==> flow/design.v <==
module spi_master_control (
    output reg        spi_end,
    output reg        SPI_CLK,
    output reg [31:0] spi_idata,
    output reg        SPI_MO,
    input             spi_start,
    input       [3:0] spi_len,
    input       [3:0] spi_period,
    input             SPI_MI,
    input             spi_loop,
    input      [31:0] spi_odata,
    input             clk
);
reg  [3:0] count_period = 4'd0;
reg  [5:0] count_bit = 6'd0;
reg        spi_mo_t = 1'd0;
reg        spi_mi_t = 1'd0;
parameter
IDLE = 3'd0,
START = 3'd1,
NEG = 3'd2,
POS = 3'd3,
WAIT = 3'd4;
reg  [2:0] state, nextstate;
always @(posedge clk)
if (!spi_start)
    state <= IDLE;
else
    state <= nextstate;
reg  [3:0] nx_count_period = 4'd0;
reg  [5:0] nx_count_bit = 6'd0;
reg [31:0] nx_spi_idata = 32'd0;
reg        nx_spi_mo_t = 1'd0;
always @* begin
    nextstate = state;
    nx_count_period = 4'd0;
    nx_count_bit = count_bit;
    nx_spi_idata = spi_idata;
    nx_spi_mo_t = spi_mo_t;
    case (state)
        IDLE :
            if(spi_start) begin
                nextstate = START;
            end
        START :
            if(spi_start) begin
                nextstate = POS;
                nx_count_period = spi_period;
                nx_count_bit = 0;
            end
            else begin
                nextstate = IDLE;
            end
        NEG :
            if(count_period == spi_period) begin
                nextstate = POS;
                nx_count_bit = count_bit + 1'b1;
                nx_spi_idata = {spi_idata[30:0], spi_loop ? spi_mo_t : spi_mi_t};
            end
            else begin
                nextstate = NEG;
                nx_count_period = count_period + 1'b1;
            end
        POS :
            if(count_period != spi_period) begin
                nextstate = POS;
                nx_count_period = count_period + 1'b1;
            end
            else if((spi_len == 4'hf) ? (count_bit >= 32) : (count_bit > spi_len)) begin
                nextstate = WAIT;
            end
            else begin
                nextstate = NEG;
                nx_spi_mo_t = spi_odata[6'd31 - count_bit];
            end
        WAIT :
            if(!spi_start) begin
                nextstate = IDLE;
            end
        default : nextstate = IDLE;
    endcase
end
always @(posedge clk)
begin
    SPI_MO <= spi_mo_t;
    spi_mi_t <= SPI_MI;
    count_period <= nx_count_period;
    count_bit <= nx_count_bit;
    spi_idata <= nx_spi_idata;
    spi_mo_t <= nx_spi_mo_t;
    SPI_CLK <= 1'b1;
    spi_end <= 1'd0;
    case (state)
        NEG : begin
            SPI_CLK <= 1'b0;
        end
        WAIT : begin
            spi_end <= 1'b1;
        end
    endcase
end
endmodule  
# [Tool chain data of spi_master_control]
# Tool output for the design above, in the order of the flow.
# Line numbers count from 1 in the design file above.
# Operators: Yosys type, input widths -> output width; for muxes data width and select width s.
# The mark - stands for no value.
[setup] top_module="spi_master_control" clk_port="clk" cell_library="sky130hd" corner="tt_025C_1v80"

# [After elaboration]
# Yosys after proc, flatten, opt, wreduce and memory -nomap, before mapping. Memory bits, and registers merged into a memory's read port (data or address), are not among the register bits. Print and check cells are not counted. Equal cells are merged and count once.
[bits] register_bits=50 latch_bits=0 ramBits=0 rom_bits=0 clocked_rd_ports_x_width=0 mem_count=0 in_bits=44 output_inout_bits=35 wordCells=46
[op_classes] addsub=3 mul=0 n_div=0 cmp=2 equal=9 n_shift=1 mux=15 bitwise=2 reduce_and_logical=5
[ops] cell="$shiftx 32x6->1" count=1
[ops] cell="$pmux 3 s5" count=1
[ops] cell="$pmux 6 s2" count=1
[ops] cell="$pmux 4 s3" count=1
[ops] cell="$mux 6" count=2
[ops] cell="$mux 4" count=3
[ops] cell="$eq 3x2->1 const B" count=2
[ops] cell="$reduce_and 3->1" count=2
[ops] cell="$sub 5x6->6 const A" count=1
[ops] cell="$add 6x1->6 const B" count=1
[ops] cell="$gt 6x4->1" count=1
[ops] cell="$ge 6x6->1 const B" count=1
[ops] cell="$mux 3" count=2
[ops] cell="$mux 1" count=5
[ops] cell="$ne 2x2->1 const B" count=2
[ops] cell="$add 4x1->4 const B" count=1
[ops] cell="$eq 4x4->1" count=1
[ops] cell="$ne 4x4->1" count=1
[ops] cell="$eq 4x4->1 const B" count=1
[ops] cell="$eq 3x1->1 const B" count=1
[ops] cell="$eq 3x3->1 const B" count=1
[ops] cell="$logic_not 3->1" count=1
[ops] cell="$not 1->1" count=2
[ops] cell="$reduce_and 2->1" count=1
[ops] cell="$reduce_bool 2->1" count=1

# [Logic depth]
# Yosys ltp: most cells in a row. Word level: on the elaborated netlist, between registers, memories and ports. Mapped: between sequential cells and ports; inverters and the memories' decode and read muxes count.
[depth] ltp_word=5 ABC_AREA=0 ltp_mapped=8 mapped_depth_nobuf=7

# [Netlist]
# Source: synth_stat.txt of the flow (Yosys; design flattened, memories mapped). It holds for the ABC_AREA given above (unset counts as 0); a run with the other value may have another netlist.
[mapped] stdcells=145 mapped_area_mm2=0.0021934 seq_area_mm2=0.0014314 flip_flops=52 buf_cells=5
[by_type] cell_type="sky130_fd_sc_hd__edfxtp_1" count=39
[by_type] cell_type="sky130_fd_sc_hd__dfxtp_1" count=13
[by_type] cell_type="sky130_fd_sc_hd__mux4_1" count=5
[by_type] cell_type="sky130_fd_sc_hd__ha_1" count=7
[by_type] cell_type="sky130_fd_sc_hd__mux4_2" count=3
[by_type] cell_type="sky130_fd_sc_hd__xor2_1" count=7
[by_type] cell_type="sky130_fd_sc_hd__nand3_1" count=8
[by_type] cell_type="sky130_fd_sc_hd__o21ai_1" count=7
[by_type] cell_type="sky130_fd_sc_hd__inv_1" count=9
[by_type] cell_type="sky130_fd_sc_hd__nor2_1" count=8
[by_type] cell_type="sky130_fd_sc_hd__xnor2_1" count=3
[by_type] cell_type="sky130_fd_sc_hd__mux2_2" count=2
[by_type] cell_type="sky130_fd_sc_hd__nor4_4" count=1
[by_type] cell_type="sky130_fd_sc_hd__mux2i_1" count=2
[by_type] cell_type="sky130_fd_sc_hd__and2_1" count=3
[by_type] cell_type="sky130_fd_sc_hd__a2111oi_0" count=2
[by_type] cell_type="sky130_fd_sc_hd__a21oi_1" count=3
[by_type] cell_type="sky130_fd_sc_hd__clkbuf_1" count=4
# Other cell types: 12; their cells: 19.

# [Path before layout]
# Path of least setup slack by OpenSTA after synthesis, without wires, with an ideal clock, recovery checks aside; 20% of the period is set as input and as output delay. Where synthesis merged equal registers, the netlist keeps one of their names.
[synth_path] path_kind="in2reg" start="input port spi_period[3]" end="register spi_idata[0]" tclk_ns=2.73 setup_ns=0.393 arrival_ns=1.993 required_ns=2.337 path_slack_ns=0.345 delay_ns=1.840 path_stages=3 synth_period_reached_ns=2.385
# "delay_ns" = arrival - input delay + setup time.
# "path_stages" counts driving pins, that of a launching flip-flop among them; a cell with two outputs on the path counts twice.
# "synth_period_reached_ns" is the clock period less the worst setup slack; recovery checks do not enter. This is arithmetic on one report: input and output delays are still those of the set period (20% each).
# Between the ends stands the longest chain of elaborated cells between them, by number of cells; it is not shown to be the way that was timed. Of several equally long chains one is given.
# Each line given opens the expression or statement behind the cell; cells for indexed reads and writes are added by Yosys, which also makes memories of some case tables.
[synth_via] path_cell_list="sky130_fd_sc_hd__xor2_1 -> sky130_fd_sc_hd__nor4_4 -> sky130_fd_sc_hd__and2_1" elab_chain_cells=2 cone_cells=2 cone_classes="eq/ne: 1; reduce/logical: 1"
[synth_lines] item="from (decl)" line=8 source="input       [3:0] spi_period,"
[synth_lines] item="$eq 4x4->1" line=55 source="if(count_period == spi_period) begin"
[synth_lines] item="$reduce_and 2->1"
[synth_lines] item="to (assign)" line=89 source="spi_idata <= nx_spi_idata;"
[synth_lines] item="to (decl)" line=4 source="output reg [31:0] spi_idata,"

# [Worst path after layout]
# From the final timing report of run 2: the path of least setup slack in the routed layout; clock arrival at registers is part of the times.
[layout_path] path_kind="in2reg" start="input port spi_odata[16]" end="register spi_mo_t" tclk_ns=2.51 setup_ns=0.28 arrival_ns=1.85 required_ns=2.53 path_slack_ns=0.68 path_stages=5
# Between the ends stands the longest chain of elaborated cells between them, by number of cells; it is not shown to be the way that was timed. Of several equally long chains one is given.
[layout_via] path_cell_list="sky130_fd_sc_hd__clkdlybuf4s50_1 -> sky130_fd_sc_hd__mux4_2 -> sky130_fd_sc_hd__mux2_2 -> sky130_fd_sc_hd__a21oi_2 -> sky130_fd_sc_hd__a311oi_1" elab_chain_cells=1 cone_cells=1 cone_classes="shift: 1"
[layout_lines] item="from (decl)" line=11 source="input      [31:0] spi_odata,"
[layout_lines] item="$shiftx 32x6->1" line=74 source="nx_spi_mo_t = spi_odata[6'd31 - count_bit];"
[layout_lines] item="to (assign)" line=90 source="spi_mo_t <= nx_spi_mo_t;"
[layout_lines] item="to (decl)" line=16 source="reg        spi_mo_t = 1'd0;"

# Measured data: module spi_master_control, platform sky130hd, 2 stored runs of the flow under differing settings, order arbitrary. Input and output delays are each 20% of the period that was set; the output load is 0.01 pF.
# "worstPathTime_ns" = time allowed to the worst setup path (clock period - input delay - output delay, where it has them) - its slack; a late launch clock adds to it, a late capture clock takes from it.
run="run 1" settings period_ns=2.69 CORE_UTILIZATION=49 SETUP_SLACK_MARGIN=0.49 PLACE_DENSITY=0.67 CORE_MARGIN=6 CELL_PAD_IN_SITES_GLOBAL_PLACEMENT=2 CAP_MARGIN=40 SLEW_MARGIN=15 MAX_ROUTING_LAYER="met4"
run="run 1" outcome="not finished: placement ended with error GPL-0301"
run="run 2" settings period_ns=2.51 CORE_UTILIZATION=29 SETUP_SLACK_MARGIN=0.74 PLACE_DENSITY_LB_ADDON=0.26 CORE_ASPECT_RATIO=1.13 GPL_ROUTABILITY_DRIVEN=1 CTS_CLUSTER_DIAMETER=125 CAP_MARGIN=10 CORE_MARGIN=2 SLEW_MARGIN=20
run="run 2" results finalCellArea_mm2=0.0034058 worstPathTime_ns=1.33 worst_setup_path_type="in2reg" die_footprint_mm2=0.008276 ws_setup_ns=0.679 synthArea_mm2=0.0021934 total_negative_slack_ns=0.000 post_route_util_pct=46.6
